==> flow/design.v <==
module led_blink (
    input logic clk,
    output logic [7:0] leds
);
    logic [25:0] counter = 0;
    logic [2:0] position = 3'b000;
    logic direction = 0;
	 logic toggle_it = 0;
    always_ff @(posedge clk) begin
        counter <= counter + 1'b1;
        if (counter == 1_000_000) begin
            counter <= '0 ;
            if (direction == 0) begin
					 if (toggle_it == 0) begin
						position <= position + 1'b1;
					 end	
                if (position == 3'b111 && toggle_it == 1) begin
                    direction <= 1;
						  toggle_it <= 0;
                end
					 if (position == 3'b110) begin
                    toggle_it <= 1;
                end
            end else begin
                if (toggle_it == 0) begin
						position <= position - 1'b1;
					 end
                if (position == 3'b000 && toggle_it == 1) begin
                    direction <= 0;
						  toggle_it <= 0;
                end
					 if (position == 3'b001) begin
                    toggle_it <= 1;
                end
            end
        end
    end
    always_comb begin
        leds = (1 << position);
    end
endmodule
# From RTL to reports: led_blink
# What the tools print for led_blink, step after step.
# Line numbers count from 1 in the design file above.
# Operators: Yosys type, input widths -> output width; for muxes data width and select width s.
# Not given: n/a
[inputs]
design = "led_blink"
clock_port = "clk"
cell_library = "sky130hd"
corner = "tt_025C_1v80"

# Word level
# Counts by Yosys on the flattened word-level netlist (proc, flatten, opt, wreduce; memories kept). Register bits leave out memories and registers merged into their read ports (data or address). Print and check cells are left out. Cells with the same type and inputs are merged into one.
[word_totals]
regBits = 31
latchBits = 0
ramBits = 0
romBits = 0
clocked_rd_ports_x_width = 0
memories = 0
input_bits = 1
out_inout_bits = 8
word_cells = 31
[classes]
n_addsub = 3
mul = 0
div = 0
n_cmp = 0
n_eq = 5
shifts = 1
muxes = 11
logic = 1
n_reduce_logical = 6
[op_table]
columns = ["cell", "count"]
rows = [
  ["$add 26x1->26 const B", 1],
  ["$eq 26x20->1 const B", 1],
  ["$mux 3", 3],
  ["$shl 2x3->8 const A", 1],
  ["$mux 1", 8],
  ["$eq 3x3->1 const B", 2],
  ["$add 3x1->3 const B", 1],
  ["$sub 3x1->3 const B", 1],
  ["$eq 3x1->1 const B", 1],
  ["$ne 3x1->1 const B", 1],
  ["$logic_not 3->1", 1],
  ["$reduce_and 3->1", 1],
  ["$reduce_bool 3->1", 1],
  ["$logic_and 1x1->1", 2],
  ["$reduce_and 2->1", 1],
  ["$not 1->1", 1],
]

# Depth
# Depth = most cells in a row (Yosys ltp): at word level without a register or memory, in the mapped netlist without a sequential cell, where the memories' decode and read muxes count.
[depth]
ltp_word = 5
ABC_AREA = 0
ltp_mapped = 6
mapped_depth_nobuf = 5

# Mapped cells and area
# Source: synth_stat.txt of the flow (Yosys; design flattened, memories mapped). It holds for the ABC_AREA given above (unset counts as 0); a run with the other value may have another netlist.
# Totals and module areas in this step are rounded.
[synth_totals]
cell_count = 157
synth_area_um2 = 1500
ffs = 31
n_buf = 3
[by_type]
columns = ["type", "count", "type_area_um2"]
rows = [
  ["sky130_fd_sc_hd__dfxtp_1", 26, 520.499],
  ["sky130_fd_sc_hd__edfxtp_1", 5, 150.144],
  ["sky130_fd_sc_hd__xnor2_1", 16, 140.134],
  ["sky130_fd_sc_hd__ha_1", 9, 112.608],
  ["sky130_fd_sc_hd__nor2_1", 16, 60.058],
  ["sky130_fd_sc_hd__xor2_1", 6, 52.55],
  ["sky130_fd_sc_hd__nand3_1", 8, 40.038],
  ["sky130_fd_sc_hd__nand2_1", 10, 37.536],
  ["sky130_fd_sc_hd__nand4_1", 6, 37.536],
  ["sky130_fd_sc_hd__nor3_1", 7, 35.034],
  ["sky130_fd_sc_hd__inv_1", 9, 33.782],
  ["sky130_fd_sc_hd__and4_1", 3, 26.275],
  ["sky130_fd_sc_hd__nor4b_1", 3, 26.275],
  ["sky130_fd_sc_hd__nor2b_1", 4, 25.024],
  ["sky130_fd_sc_hd__nor4_1", 4, 25.024],
  ["sky130_fd_sc_hd__or4_4", 2, 22.522],
  ["sky130_fd_sc_hd__nand4_4", 1, 21.27],
  ["sky130_fd_sc_hd__and2_1", 3, 18.768],
]
# Not listed: further types 14, cells in them 19.

# Timing after synthesis
# Source: OpenSTA report_checks on the synthesized netlist (no wires, ideal clock, input and output delay 20% of the period each), path of least setup slack; recovery checks are left aside. Register names are those of the netlist, which keeps one name where synthesis merged equal registers.
[synth_path]
kind = "register to register"
from = "register counter[2]"
to = "register counter[25]"
clock_period_ps = 2270
setup_time_ps = 119
arrival_time_ps = 1742
path_slack_ps = 410
delay_ps = 1861
path_stages = 6
period_less_setup_slack_ps = 1860
# "delay_ps" = arrival - input delay + setup time.
# "path_stages" counts driving pins, that of a launching flip-flop among them; a cell with two outputs on the path counts twice.
# "period_less_setup_slack_ps" is the clock period less the worst setup slack; recovery checks do not enter. This is arithmetic on one report: input and output delays are still those of the set period (20% each).
# Between the ends stands the longest chain of elaborated cells between them, by number of cells; it is not shown to be the way that was timed. Of several equally long chains one is given.
# Each line given opens the expression or statement behind the cell; cells for indexed reads and writes are added by Yosys, which also makes memories of some case tables.
[synth_via]
path_cell_list = "sky130_fd_sc_hd__dfxtp_1 > sky130_fd_sc_hd__buf_4 > sky130_fd_sc_hd__nand3_1 > sky130_fd_sc_hd__or4_4 > sky130_fd_sc_hd__or4_4 > sky130_fd_sc_hd__xnor2_2"
elab_chain_cells = 1
cells_between = 2
cone_lines = 2
[synth_rtl]
columns = ["element", "line_no", "rtl"]
rows = [
  ["start: declaration", 5, "logic [25:0] counter = 0;"],
  ["start: assignment", 10, "counter <= counter + 1'b1;"],
  ["start: assignment", 12, "counter <= '0 ;"],
  ["$add 26x1->26", 10, ""],
  ["end: assignment", 10, ""],
  ["end: assignment", 12, ""],
  ["end: declaration", 5, ""],
]

# Timing after layout
# Path of least setup slack in the final report of stored run 2 (OpenROAD, finished layout, wires in). Where an end is a register, its clock arrival counts in the times.
# The report prints the path's times to 10 ps; the period is as set.
[layout_path]
kind = "register to register"
from = "register counter[12]"
to = "register position[0]"
clock_period_ps = 2140
setup_time_ps = 320
arrival_time_ps = 1890
path_slack_ps = 270
path_stages = 4
# Between the ends stands the longest chain of elaborated cells between them, by number of cells; it is not shown to be the way that was timed. Of several equally long chains one is given.
[layout_via]
path_cell_list = "sky130_fd_sc_hd__dfxtp_1 > sky130_fd_sc_hd__nor4b_1 > sky130_fd_sc_hd__nand4_1 > sky130_fd_sc_hd__nor3_2"
elab_chain_cells = 2
cells_between = 2
cone_lines = 1
[layout_rtl]
columns = ["element", "line_no", "rtl"]
rows = [
  ["start: declaration", 5, "logic [25:0] counter = 0;"],
  ["start: assignment", 10, "counter <= counter + 1'b1;"],
  ["start: assignment", 12, "counter <= '0 ;"],
  ["$eq 26x20->1", 11, "if (counter == 1_000_000) begin"],
  ["$reduce_and 2->1", "n/a", ""],
  ["end: assignment", 15, "position <= position + 1'b1;"],
  ["end: assignment", 26, "position <= position - 1'b1;"],
  ["end: declaration", 6, "logic [2:0] position = 3'b000;"],
]

# Settings and measured results of 2 stored flow runs for module led_blink (sky130hd), not sorted in any way. The constraints put input and output delay at 20% of the set period each and load the outputs with 0.01 pF.
# By "total_power_mw" is meant OpenSTA's value without simulated activity: inputs other than the clock are taken to toggle once in ten clock periods, and the tool carries that through the logic.
# Values from the reports are rounded here.

[[run]]
name = "stored run 1"
[run.settings]
period_ns = 1.52
CORE_UTILIZATION = 69
SETUP_SLACK_MARGIN = 0.44
PLACE_DENSITY = 0.71
CORE_ASPECT_RATIO = 0.54
GPL_TIMING_DRIVEN = 0
CTS_CLUSTER_SIZE = 52
MIN_ROUTING_LAYER = "met2"
CAP_MARGIN = 20
CORE_MARGIN = 2
SLEW_MARGIN = 20
[run.results]
outcome = "not finished: clock tree synthesis ended with error DPL-0038"

[[run]]
name = "stored run 2"
[run.settings]
period_ns = 2.14
CORE_UTILIZATION = 66
SETUP_SLACK_MARGIN = 0.35
PLACE_DENSITY = 0.8
CORE_MARGIN = 10
CELL_PAD_IN_SITES_GLOBAL_PLACEMENT = 0
GPL_TIMING_DRIVEN = 0
SLEW_MARGIN = 5
MIN_ROUTING_LAYER = "met1"
CAP_MARGIN = 20
[run.results]
yosys.chip_area_um2 = 1500
final_die_area_um2 = 4600
util_pct = 96
worstSetupSlack_ps = 270
total_power_mw = 1.0
